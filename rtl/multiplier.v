==> flow/design.v <==
module multi_alu #(
    parameter WIDTH = 4
) (
    input                    clk,
    input                    rst_n,
    input                    need_add,
    input                    p_init,
    input      [2*WIDTH-1:0] AS,
    output reg [2*WIDTH-1:0] P
);
  always @(posedge clk or negedge rst_n) begin
    if (!rst_n) begin
      P <= 0;
    end else begin
      if (p_init) begin
        P <= (need_add == 1'b1) ? AS : 0;
      end else begin
        P <= (need_add == 1'b1) ? (AS + P) : P;
      end
    end
  end
endmodule
module multi_ctrl #(
    parameter WIDTH = 4
) (
    input                  clk,
    input                  rst_n,
    input                  i_valid,
    input      [WIDTH-1:0] BS,
    output reg [WIDTH-1:0] cnt,
    output reg             ready,
    output reg             o_valid,
    output                 need_add,
    output                 p_init
);
  wire  accept_input;
  assign accept_input = ready && i_valid;
  reg accept_input_p;
  always @(posedge clk or negedge rst_n) begin 
    if (!rst_n) begin
      accept_input_p <= 0;
    end else begin
      accept_input_p <= accept_input;
    end
  end
  always @(posedge clk or negedge rst_n) begin : cnt_gen
    if (!rst_n) begin
      cnt <= 0;
    end else begin
      if ((cnt == WIDTH - 1) || ready) begin
        cnt <= 0;
      end else begin
        cnt <= cnt + 1;
      end
    end
  end
  always @(posedge clk or negedge rst_n) begin : o_valid_gen
    if (!rst_n) begin
      o_valid <= 1'b0;
    end else begin
      if(WIDTH == 1 && !accept_input_p) begin
        o_valid <= 1'b0;
      end else if (cnt == WIDTH - 1) begin
        o_valid <= 1'b1;
      end else begin
        o_valid <= 1'b0;
      end
    end
  end
  always @(posedge clk or negedge rst_n) begin : ready_gen
    if (!rst_n) begin
      ready <= 1'b1;
    end else begin
      if (WIDTH == 1) begin 
        ready <= 1'b1;
      end else if (accept_input) begin
        ready <= 1'b0;
      end else if (cnt == WIDTH - 2) begin
        ready <= 1'b1;
      end else begin
        ready <= ready;
      end
    end
  end
  assign need_add = (BS[0] == 1'b1) ? 1'b1 : 1'b0;
  assign p_init   = (cnt == 0) ? 1'b1 : 1'b0;
endmodule
module multi_shifter #(
    parameter WIDTH = 4
) (
    input                    clk,
    input                    rst_n,
    input                    i_valid,
    input                    ready,
    input      [  WIDTH-1:0] A,
    input      [  WIDTH-1:0] B,
    input      [  WIDTH-1:0] cnt,
    output     [2*WIDTH-1:0] AS,
    output     [  WIDTH-1:0] BS
);
  reg [WIDTH-1:0] A_tmp;
  reg [WIDTH-1:0] B_tmp;
  always @(posedge clk or negedge rst_n) begin : A_tmp_gen
    if (!rst_n) begin
      A_tmp <= 0;
      B_tmp <= 0;
    end else begin
      if (ready && i_valid) begin
        A_tmp <= A;
        B_tmp <= B;
      end else begin
        A_tmp <= A_tmp;
        B_tmp <= B_tmp;
      end
    end
  end
  assign AS = A_tmp << cnt;
  assign BS = B_tmp >> cnt;
endmodule
module multiplier #(
    parameter WIDTH = 4
) (
    input                    clk,
    input                    rst_n,
    input      [  WIDTH-1:0] A,
    input      [  WIDTH-1:0] B,
    input                    i_valid,
    output reg               ready,
    output reg               o_valid,
    output reg [2*WIDTH-1:0] P
);
  wire [2*WIDTH-1:0] AS;
  wire [  WIDTH-1:0] BS;
  wire [  WIDTH-1:0] cnt;
  wire               need_add;
  wire               p_init;
  multi_ctrl #(
      .WIDTH(WIDTH)
  ) multi_ctrl_inst (
      .clk     (clk),
      .rst_n   (rst_n),
      .i_valid (i_valid),
      .BS      (BS),
      .cnt     (cnt),
      .ready   (ready),
      .o_valid (o_valid),
      .need_add(need_add),
      .p_init  (p_init)
  );
  multi_shifter #(
      .WIDTH(WIDTH)
  ) multi_shifter_inst (
      .clk    (clk),
      .rst_n  (rst_n),
      .i_valid(i_valid),
      .ready  (ready),
      .A      (A),
      .B      (B),
      .cnt    (cnt),
      .AS     (AS),
      .BS     (BS)
  );
  multi_alu #(
      .WIDTH(WIDTH)
  ) multi_alu_inst (
      .clk     (clk),
      .rst_n   (rst_n),
      .need_add(need_add),
      .p_init  (p_init),
      .AS      (AS),
      .P       (P)
  );
endmodule
# [From RTL to reports: multiplier]
# The steps from the RTL of multiplier to its reports follow in flow order.
# Line numbers count from 1 in the design file above.
# Operators carry their Yosys type and port widths (W data, S select, Z words).
# Cell names lack the library's common part.
# Not given: --
[setup] top="multiplier" clock_port="clk" cell_library="sky130hd" lib_corner="tt_025C_1v80"

# [Word level]
# Yosys after proc, flatten, opt, wreduce and memory -nomap, before mapping. Memory bits, and registers merged into a memory's read port (data or address), are not among the register bits. Print and check cells are not counted. Equal cells are merged and count once.
[bits] out_inout_bits=10 register_bits=22 wordCells=26 in_bits=11
[op_classes] reduce_logical=5 n_mux=9 equal=2 n_addsub=2 shift=2
[op_table] op="$mux W8" n=3
[op_table] op="$eq A4 B2 Y1 const B" n=2
[op_table] op="$shl A4 B4 Y8" n=1
[op_table] op="$add A8 B8 Y8" n=1
[op_table] op="$mux W1" n=5
[op_table] op="$reduce_bool A2 Y1" n=2
[op_table] op="$add A4 B1 Y4 const B" n=1
[op_table] op="$shr A4 B4 Y1" n=1
[op_table] op="$logic_not A4 Y1" n=1
[op_table] op="$mux W4" n=1
[op_table] op="$logic_and A1 B1 Y1" n=1
[op_table] op="$logic_or A1 B1 Y1" n=1

# [Longest topological paths]
# Depth = most cells in a row (Yosys ltp): at word level without a register or memory, in the mapped netlist without a sequential cell, where the memories' decode and read muxes count.
[depth] depth_word=4 abc_area=0 mapped_depth=13

# [Mapped cells and area]
# Source: synth_stat.txt of the flow (Yosys; design flattened, memories mapped). It holds for the ABC_AREA given above (unset counts as 0); a run with the other value may have another netlist.
# The area totals of this step are shown rounded.
[by_type] cell_type="dfrtp_1" n=21 area_total_um2=525.504
[by_type] cell_type="ha_1" n=10 area_total_um2=125.12
[by_type] cell_type="mux2_2" n=10 area_total_um2=112.608
[by_type] cell_type="nand2_1" n=15 area_total_um2=56.304
[by_type] cell_type="a21oi_1" n=9 area_total_um2=45.043
[by_type] cell_type="mux2i_1" n=4 area_total_um2=40.038
[by_type] cell_type="o21ai_0" n=8 area_total_um2=40.038
[by_type] cell_type="nor2_1" n=10 area_total_um2=37.536
[by_type] cell_type="nand3_1" n=6 area_total_um2=30.029
[by_type] cell_type="dfstp_2" n=1 area_total_um2=26.275
[by_type] cell_type="xnor2_1" n=3 area_total_um2=26.275
[by_type] cell_type="xor2_1" n=3 area_total_um2=26.275
[by_type] cell_type="nor3_1" n=5 area_total_um2=25.024
[by_type] cell_type="buf_6" n=2 area_total_um2=22.522
[by_type] cell_type="mux4_2" n=1 area_total_um2=22.522
[by_type] cell_type="fa_1" n=1 area_total_um2=20.019
[by_type] cell_type="and2_1" n=3 area_total_um2=18.768
[by_type] cell_type="clkbuf_1" n=5 area_total_um2=18.768
# Other cell types: 27; their cells: 33.
[mapped] cell_count=150 ffs=22 area_um2=1460
# By module: a second synthesis without flattening, with its own total; a netlist apart from the flattened one above.
[hier_totals] hier_cells=170 hier_area_um2=1640
# Rows give one instance, submodules left out.
[modules] module="multi_alu #(WIDTH=4)" mod_seq_area_um2=200 n_inst=1 cells=84 mod_area_um2=701
[modules] module="multi_shifter #(WIDTH=4)" mod_seq_area_um2=200 n_inst=1 cells=60 mod_area_um2=643
[modules] module="multi_ctrl #(WIDTH=4)" mod_seq_area_um2=151 n_inst=1 cells=26 mod_area_um2=298
[modules] module="multiplier" mod_seq_area_um2=0.0 n_inst=1 cells=0 mod_area_um2=0.0

# [Worst setup path after synthesis]
# OpenSTA on the mapped netlist: ideal clock, no wires. The path of least setup slack (recovery checks aside). Input and output delay are each 20% of the period. Register names are those of the netlist, which keeps one name where synthesis merged equal registers.
[synth_path] path_kind="register to register" startpoint="register multi_ctrl_inst.cnt[1]" endpoint="register multi_alu_inst.P[7]" stages=11 setup_slack_ns=0.441 path_delay_ns=2.779 t_arrival_ns=2.659 clock_period_ns=3.22 launch_ns=0.000 synth_period_reached_ns=2.779
# "path_delay_ns" = arrival - input delay + setup time.
# "stages" counts driving pins, that of a launching flip-flop among them; a cell with two outputs on the path counts twice.
# "synth_period_reached_ns" = period - worst setup slack (recovery checks aside). The figure is calculated, with input and output delays left at 20% of the set period.
# Between the ends stands the longest chain of elaborated cells between them, by number of cells; it is not shown to be the way that was timed. Of several equally long chains one is given.
# Each line given opens the expression or statement behind the cell; cells for indexed reads and writes are added by Yosys, which also makes memories of some case tables.
# At most two assigning lines are given for a register; there are more.
[synth_between] path_cell_list="dfrtp_1 > buf_2 > mux2_2 > a221oi_1 > a211oi_1 > ha_1 > a21o_1 > a31oi_1 > o21ai_1 > or3_1 > and3_1" elab_chain_len=4 cells_between=10 cone_lines=7 cone_classes="1 x add/sub; 2 x shift; 5 x mux; 2 x reduce/logical"
[synth_lines] item="start: declaration" line_no=30 source="output reg [WIDTH-1:0] cnt,"
[synth_lines] item="start: assignment" line_no=48 source="cnt <= 0;"
[synth_lines] item="start: assignment" line_no=53 source="cnt <= cnt + 1;"
[synth_lines] item="$shl A4 B4 Y8" line_no=117 source="assign AS = A_tmp << cnt;"
[synth_lines] item="$add A8 B8 Y8" line_no=18 source="P <= (need_add == 1'b1) ? (AS + P) : P;"
[synth_lines] item="$mux W8" line_no=18
[synth_lines] item="$mux W8" line_no=15 source="if (p_init) begin"
[synth_lines] item="end: assignment" line_no=16 source="P <= (need_add == 1'b1) ? AS : 0;"
[synth_lines] item="end: assignment" line_no=18
[synth_lines] item="end: declaration" line_no=9 source="output reg [2*WIDTH-1:0] P"

# [Timing after layout]
# From the final timing report of flow run 1: the path of least setup slack in the routed layout; clock arrival at registers is part of the times.
[layout_path] path_kind="register to register" startpoint="register multi_ctrl_inst.cnt[0]" endpoint="register multi_alu_inst.P[7]" setup_slack_ns=-0.84 launch_ns=0.27 stages=12 t_arrival_ns=2.79 clock_period_ns=1.78
# Between the ends stands the longest chain of elaborated cells between them, by number of cells; it is not shown to be the way that was timed. Of several equally long chains one is given.
# At most two assigning lines are given for a register; there are more.
[layout_between] path_cell_list="dfrtp_2 > buf_6 > mux2i_4 > nor4_4 > ha_1 > nand3_2 > nand2_4 > buf_12 > a2111oi_4 > nor3_2 > or3_1 > and3_1" elab_chain_len=4 cells_between=10 cone_lines=7 cone_classes="1 x add/sub; 2 x shift; 5 x mux; 2 x reduce/logical"
[layout_lines] item="start: declaration" line_no=30 source="output reg [WIDTH-1:0] cnt,"
[layout_lines] item="start: assignment" line_no=48 source="cnt <= 0;"
[layout_lines] item="start: assignment" line_no=53 source="cnt <= cnt + 1;"
[layout_lines] item="$shl A4 B4 Y8" line_no=117 source="assign AS = A_tmp << cnt;"
[layout_lines] item="$add A8 B8 Y8" line_no=18 source="P <= (need_add == 1'b1) ? (AS + P) : P;"
[layout_lines] item="$mux W8" line_no=18
[layout_lines] item="$mux W8" line_no=15 source="if (p_init) begin"
[layout_lines] item="end: assignment" line_no=16 source="P <= (need_add == 1'b1) ? AS : 0;"
[layout_lines] item="end: assignment" line_no=18
[layout_lines] item="end: declaration" line_no=9 source="output reg [2*WIDTH-1:0] P"

## Implementation results

Stored flow runs of multiplier (2 of them; Yosys, OpenROAD, sky130hd). They differ in their settings and are not a sequence. Constraints: input delay and output delay 20% of the set period each, output load 0.01 pF.
"achieved_clock_period_ns": clock period set for the run, less the worst setup slack. It is reckoned from that one timing run; input and output delays stay at 20% of the period that was set.
"worst_path_ns": the worst setup path's part of the clock period (all of it between registers, 20% less for each end at a port) less its slack. A launch clock that arrives late makes it longer, a capture clock that arrives late makes it shorter.
"power_total_uw": no workload was simulated; the value follows from the tool's default switching activity.
Values from the reports are rounded here.

[flow] flow run 1: files
==> flow/run.sh <==
#!/bin/bash
# the make line also repeats the synthesis and layout settings of config.mk as NAME=value (left out here)
make -C /OpenROAD-flow-scripts/flow DESIGN_CONFIG=/design/flow/config.mk WORK_HOME=/design/flow/orfs CLKGATE_MAP_FILE= finish
==> flow/config.mk <==
export PLATFORM = sky130hd
export DESIGN_NAME = multiplier
export DESIGN_NICKNAME = multiplier
export VERILOG_FILES = /design/flow/design.v
export SDC_FILE = /design/flow/constraint.sdc
export NUM_CORES = 4
export LEC_CHECK = 0
export CAP_MARGIN = 20
export CELL_PAD_IN_SITES_GLOBAL_PLACEMENT = 3
export CORE_MARGIN = 5
export CORE_UTILIZATION = 25
export CTS_CLUSTER_DIAMETER = 61
export GPL_ROUTABILITY_DRIVEN = 0
export MAX_ROUTING_LAYER = met4
export PLACE_DENSITY = 0.64
export SLEW_MARGIN = 20
==> flow/constraint.sdc <==
create_clock -name core_clock -period 1.78 [get_ports {clk}]
set_input_delay 0.3560 -clock core_clock [delete_from_list [all_inputs] [get_ports {clk}]]
set_output_delay 0.3560 -clock core_clock [all_outputs]
set_load 0.01 [all_outputs]

[flow] flow run 1: metrics
[metrics] achieved_clock_period_ns = 2.625
[metrics] power_total_uw = 5360
[metrics] post_route_util_pct = 43.3
[metrics] dieArea_um2 = 7490
[metrics] final_setup_ws_ns = -0.845
[metrics] synthArea_um2 = 1460
[metrics] finish.stdcell_area_um2 = 2430
[metrics] worst_path_ns = 2.62
[metrics] critical_path_kind = register to register

[flow] flow run 2: files
==> flow/run.sh <==
#!/bin/bash
# the make line also repeats the synthesis and layout settings of config.mk as NAME=value (left out here)
make -C /OpenROAD-flow-scripts/flow DESIGN_CONFIG=/design/flow/config.mk WORK_HOME=/design/flow/orfs CLKGATE_MAP_FILE= finish
==> flow/config.mk <==
export PLATFORM = sky130hd
export DESIGN_NAME = multiplier
export DESIGN_NICKNAME = multiplier
export VERILOG_FILES = /design/flow/design.v
export SDC_FILE = /design/flow/constraint.sdc
export NUM_CORES = 4
export LEC_CHECK = 0
export ABC_AREA = 1
export CAP_MARGIN = 20
export CELL_PAD_IN_SITES_GLOBAL_PLACEMENT = 3
export CORE_ASPECT_RATIO = 0.81
export CORE_MARGIN = 5
export CORE_UTILIZATION = 60
export CTS_CLUSTER_SIZE = 100
export GPL_TIMING_DRIVEN = 0
export MAX_ROUTING_LAYER = met4
export PLACE_DENSITY_LB_ADDON = 0.03
export SETUP_SLACK_MARGIN = -0.39
export SLEW_MARGIN = 40
export TNS_END_PERCENT = 55
==> flow/constraint.sdc <==
create_clock -name core_clock -period 5.04 [get_ports {clk}]
set_input_delay 1.0080 -clock core_clock [delete_from_list [all_inputs] [get_ports {clk}]]
set_output_delay 1.0080 -clock core_clock [all_outputs]
set_load 0.01 [all_outputs]

[flow] flow run 2: no results, placement failed with FLW-0024
